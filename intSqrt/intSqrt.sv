==> flow/design.v <==
module intSqrt
#(
	parameter N = 32
)
(
	input logic rst,
	input logic clk,
	input logic start,
	input logic [N - 1 : 0] in,
	output logic [N - 1 : 0] out,
	output logic done
);
logic [N - 1 : 0] rem;
logic [N - 1 : 0] prod;
logic [N - 1 : 0] sqrt;
logic [N - 1 : 0] currentBit;
logic [$size(N) : 0] count;
typedef enum {RESET, START, RUN, DONE} State;
State state;
logic doneReg;
assign done = doneReg;
assign out = sqrt;
assign prod = sqrt + currentBit;
always_ff @(posedge clk)
begin: FSM
	if(rst)
	begin
		doneReg <= 1'b0;
		state <= RESET;
	end
	else
	begin
		case (state)
			RESET:
			begin
				sqrt <= 'b0;
				rem <= 'b0;
				doneReg <= 1'b0;
				count <= 0;
				currentBit <= 'b0;        
				if(start)
					state <= START;
				else 
					state <= RESET;  
			end
			START:
			begin
				currentBit <= {(N & 1), !(N & 1), {(N - 2) {1'b0}}};
				rem <= in;
				state <= RUN;
			end
			RUN:
			begin
				if(count == $size(N) / 2 + N % 2 + 1)
				begin
					state <= DONE;
					doneReg <= 1'b1;
				end
				else
				begin
					if(rem >= prod)
					begin
						rem <= rem - prod;
						sqrt <= sqrt[N - 1 : 1] + currentBit;
					end
					else
					begin
						sqrt <= {1'b0, sqrt[N - 1 : 1]};
					end
					currentBit[N - 1 : 0] <= {2'b00, currentBit[N - 1 : 2]};
					count <= count + 1;
				end
			end
			DONE:
			begin
				state <= DONE;
			end
		endcase
	end
end
endmodule
* Step by step through the tools: intSqrt *
Tool output for the design above, in the order of the flow.
Lines are those of the file above, counted from 1.
Cell names lack the library's common part.
A cell with n/a has no value.

inputs
  design top = intSqrt
  clock = clk
  library = sky130hd
  timing corner = tt_025C_1v80

* Elaborated design *
Source: Yosys, flattened and elaborated, memories not mapped. Widths are those after wreduce. Registers that Yosys merges into a memory's read port (data or address) are not register bits. Print and check cells do not count. Equal cells are merged and count once.

word-level totals
  flip-flop bits (word level) = 162
  output and inout bits = 33

cells by class
  bitwise logic cells = 1
  magnitude comparators = 1
  eq/ne operators = 7
  reduce/logical cells = 9
  add/subtract/negate cells = 4
  muxes and demuxes = 15

operators by type and width
  operator                                 count
  parallel mux 32 bit (select 3 bit)       2
  2-to-1 mux 32 bit                        6
  parallel mux 32 bit (select 4 bit)       1
  parallel mux 33 bit (select 2 bit)       1
  == test 32 x 2 -> 1 bit with constant B  2
  parallel mux 32 bit (select 2 bit)       1
  adder 33 x 1 -> 33 bit with constant B   1
  == test 33 x 5 -> 1 bit with constant B  1
  2-to-1 mux 33 bit                        1
  adder 31 x 32 -> 32 bit                  1
  == test 32 x 1 -> 1 bit with constant B  1
  adder 32 bit                             1
  subtractor 32 bit                        1
  >= comparator 32 bit                     1
  zero test 32 bit                         1
  != test 2 bit with constant B            3
  AND reduction 3 bit                      2
  AND reduction 2 bit                      2
  AND reduction 4 bit                      1
  nonzero test 4 bit                       1
  nonzero test 3 bit                       1
  nonzero test 2 bit                       1
  parallel mux 1 bit (select 2 bit)        1
  2-to-1 mux 1 bit                         2
  inverter 1 bit                           1

* Depth *
Longest topological path by Yosys (ltp), each cell counted once; first at word level (registers and memories cut), then after technology mapping (sequential cells cut; the memories' decode and read muxes count).

logic depth
  depth in word-level cells = 5
  ABC_AREA = 0
  mapped depth = 21
  mapped depth without buffers = 19

* Netlist *
Source: synth_stat.txt of the flow (Yosys; design flattened, memories mapped). It holds for the ABC_AREA given above (unset counts as 0); a run with the other value may have another netlist.

mapped netlist
  standard cells after synthesis = 921
  chip area (Yosys) = 8,923.6 um^2
  flip-flop cells = 117
  buffers = 29
  sequential area = 3,473.3 um^2

cell types
  cell      count
  edfxtp_1  113
  ha_1      68
  xor2_1    67
  nor2_1    99
  xnor2_1   41
  o21ai_0   61
  nand2_1   80
  a21oi_1   43
  a211oi_2  17
  a21o_1    28
  and2_1    22
  a31oi_1   19
  nand4_1   19
  nand3_1   20
  and4_1    10
  inv_1     22
  dfxtp_1   4
  and3_1    12

Other cell types: 55; their cells: 176.

* Timing after synthesis *
OpenSTA on the mapped netlist: ideal clock, no wires. The path of least setup slack (recovery checks aside). Input and output delay are each 20% of the period. Register names are those of the netlist, which keeps one name where synthesis merged equal registers.

path after synthesis
  path kind = reg-to-reg
  from = register sqrt[2]
  to = register rem[0]
  stages = 18
  setup time = 0.470 ns
  delay of the path = 6.676 ns
  data arrival time = 6.206 ns
  slack = 1.464 ns
  clock period = 8.14 ns
  required time = 7.670 ns
  period reached after synthesis = 6.676 ns

"delay of the path" = arrival - input delay + setup time.
"stages": output pins that drive a net of the path, with the launching flip-flop's if there is one; two outputs of one cell count as two.
"period reached after synthesis" = period - worst setup slack (recovery checks aside). The figure is calculated, with input and output delays left at 20% of the set period.
The rows between start and end are the longest chain of elaborated cells between them; the timing report does not say that the signal goes this way. Where chains are equally long, one stands for them.
Each line given opens the expression or statement behind the cell; cells for indexed reads and writes are added by Yosys, which also makes memories of some case tables.
At most two assigning lines are given for a register; there are more.
The path ends at the enable pin of a flip-flop; only ways to that pin are counted.

on the way, after synthesis
  cells stage by stage = edfxtp_1 > ha_1 > a31oi_2 > o21bai_1 > a31o_2 > a31oi_4 > o21ai_2 > a311o_1 > a31oi_1 > xor2_1 > ha_1 > and4_1 > nand2_1 > or3_1 > a31oi_1 > o2111a_2 > nor2_1 > a21boi_0
  cells in the longest elaborated chain = 4

ends and longest elaborated chain, after synthesis
  item                  RTL line  source
  start: declaration    15        logic [N - 1 : 0] sqrt;
  start: assignment     64        sqrt <= sqrt[N - 1 : 1] + currentBit;
  start: assignment     68        sqrt <= {1'b0, sqrt[N - 1 : 1]};
  adder 32 bit          23        assign prod = sqrt + currentBit;
  >= comparator 32 bit  61        if(rem >= prod)
  != test 2 bit         n/a
  AND reduction 4 bit   n/a
  end: assignment       49        rem <= in;
  end: assignment       63        rem <= rem - prod;
  end: declaration      13        logic [N - 1 : 0] rem;

* Path in the finished layout *
Path of least setup slack in the final report of entry A (OpenROAD, finished layout, wires in). Where an end is a register, its clock arrival counts in the times.

path after layout
  path kind = reg-to-reg
  from = register sqrt[12]
  to = register rem[26]
  slack = 0.06 ns
  stages = 18
  setup time = 0.28 ns
  data arrival time = 5.33 ns
  clock period = 5.23 ns
  required time = 5.38 ns

The rows between start and end are the longest chain of elaborated cells between them; the timing report does not say that the signal goes this way. Where chains are equally long, one stands for them.
At most two assigning lines are given for a register; there are more.
The path ends at the enable pin of a flip-flop; only ways to that pin are counted.

on the way, after layout
  cells stage by stage = edfxtp_1 > ha_1 > nand4_1 > o21ai_4 > a311o_1 > a31oi_1 > xor2_1 > ha_2 > and4_1 > nand2_2 > or3_4 > a31oi_4 > o2111a_2 > buf_12 > nor2_4 > a21boi_4 > buf_12 > buf_12
  cells in the longest elaborated chain = 4

ends and longest elaborated chain, after layout
  item                  RTL line  source
  start: declaration    15        logic [N - 1 : 0] sqrt;
  start: assignment     64        sqrt <= sqrt[N - 1 : 1] + currentBit;
  start: assignment     68        sqrt <= {1'b0, sqrt[N - 1 : 1]};
  adder 32 bit          23        assign prod = sqrt + currentBit;
  >= comparator 32 bit  61        if(rem >= prod)
  != test 2 bit         n/a
  AND reduction 4 bit   n/a
  end: assignment       49        rem <= in;
  end: assignment       63        rem <= rem - prod;
  end: declaration      13        logic [N - 1 : 0] rem;

Subject: flow runs of intSqrt

Hi,

Settings and measured results of 2 stored flow runs for module intSqrt (sky130hd), not sorted in any way. The constraints put input and output delay at 20% of the set period each and load the outputs with 0.01 pF.
"period reached" = clock period - worst setup slack. The figure is calculated, with input and output delays left at 20% of the set period.
"worst setup path time" = time allowed to the worst setup path (clock period - input delay - output delay, where it has them) - its slack; a late launch clock adds to it, a late capture clock takes from it.
"total power of the final layout" rests on the timing tool's default activity at the inputs, not on a simulated workload.
Settings: . = not set for that run.

setting or result                              entry A     entry B
period_ns                                      5.23        10.8
CORE_UTILIZATION                               67          47
SETUP_SLACK_MARGIN                             1.12        0.99
PLACE_DENSITY_LB_ADDON                         0.23        0.06
CORE_ASPECT_RATIO                              0.58        .
ABC_AREA                                       0           1
CAP_MARGIN                                     20          20
CORE_MARGIN                                    2           2
SLEW_MARGIN                                    20          20
HOLD_SLACK_MARGIN                              .           0.14
CELL_PAD_IN_SITES_DETAIL_PLACEMENT             .           1
TNS_END_PERCENT                                .           45
netlist area reported by Yosys (um^2)          8,923.6     11,136.9
die outline area (um^2)                        14,292.1    24,943.5
standard-cell area of the final layout (um^2)  11,750.0    12,687.2
utilization after routing                      0.895       0.544
worst setup slack after layout (ns)            0.056       6.064
total negative slack (ns)                      0.000       0.000
worst hold slack (ns)                          0.490       0.480
total power of the final layout (mW)           4.103       1.844
period reached (ns)                            5.174       4.736
worst setup path time (ns)                     5.17        4.74
kind of the worst setup path                   reg-to-reg  reg-to-reg

Regards
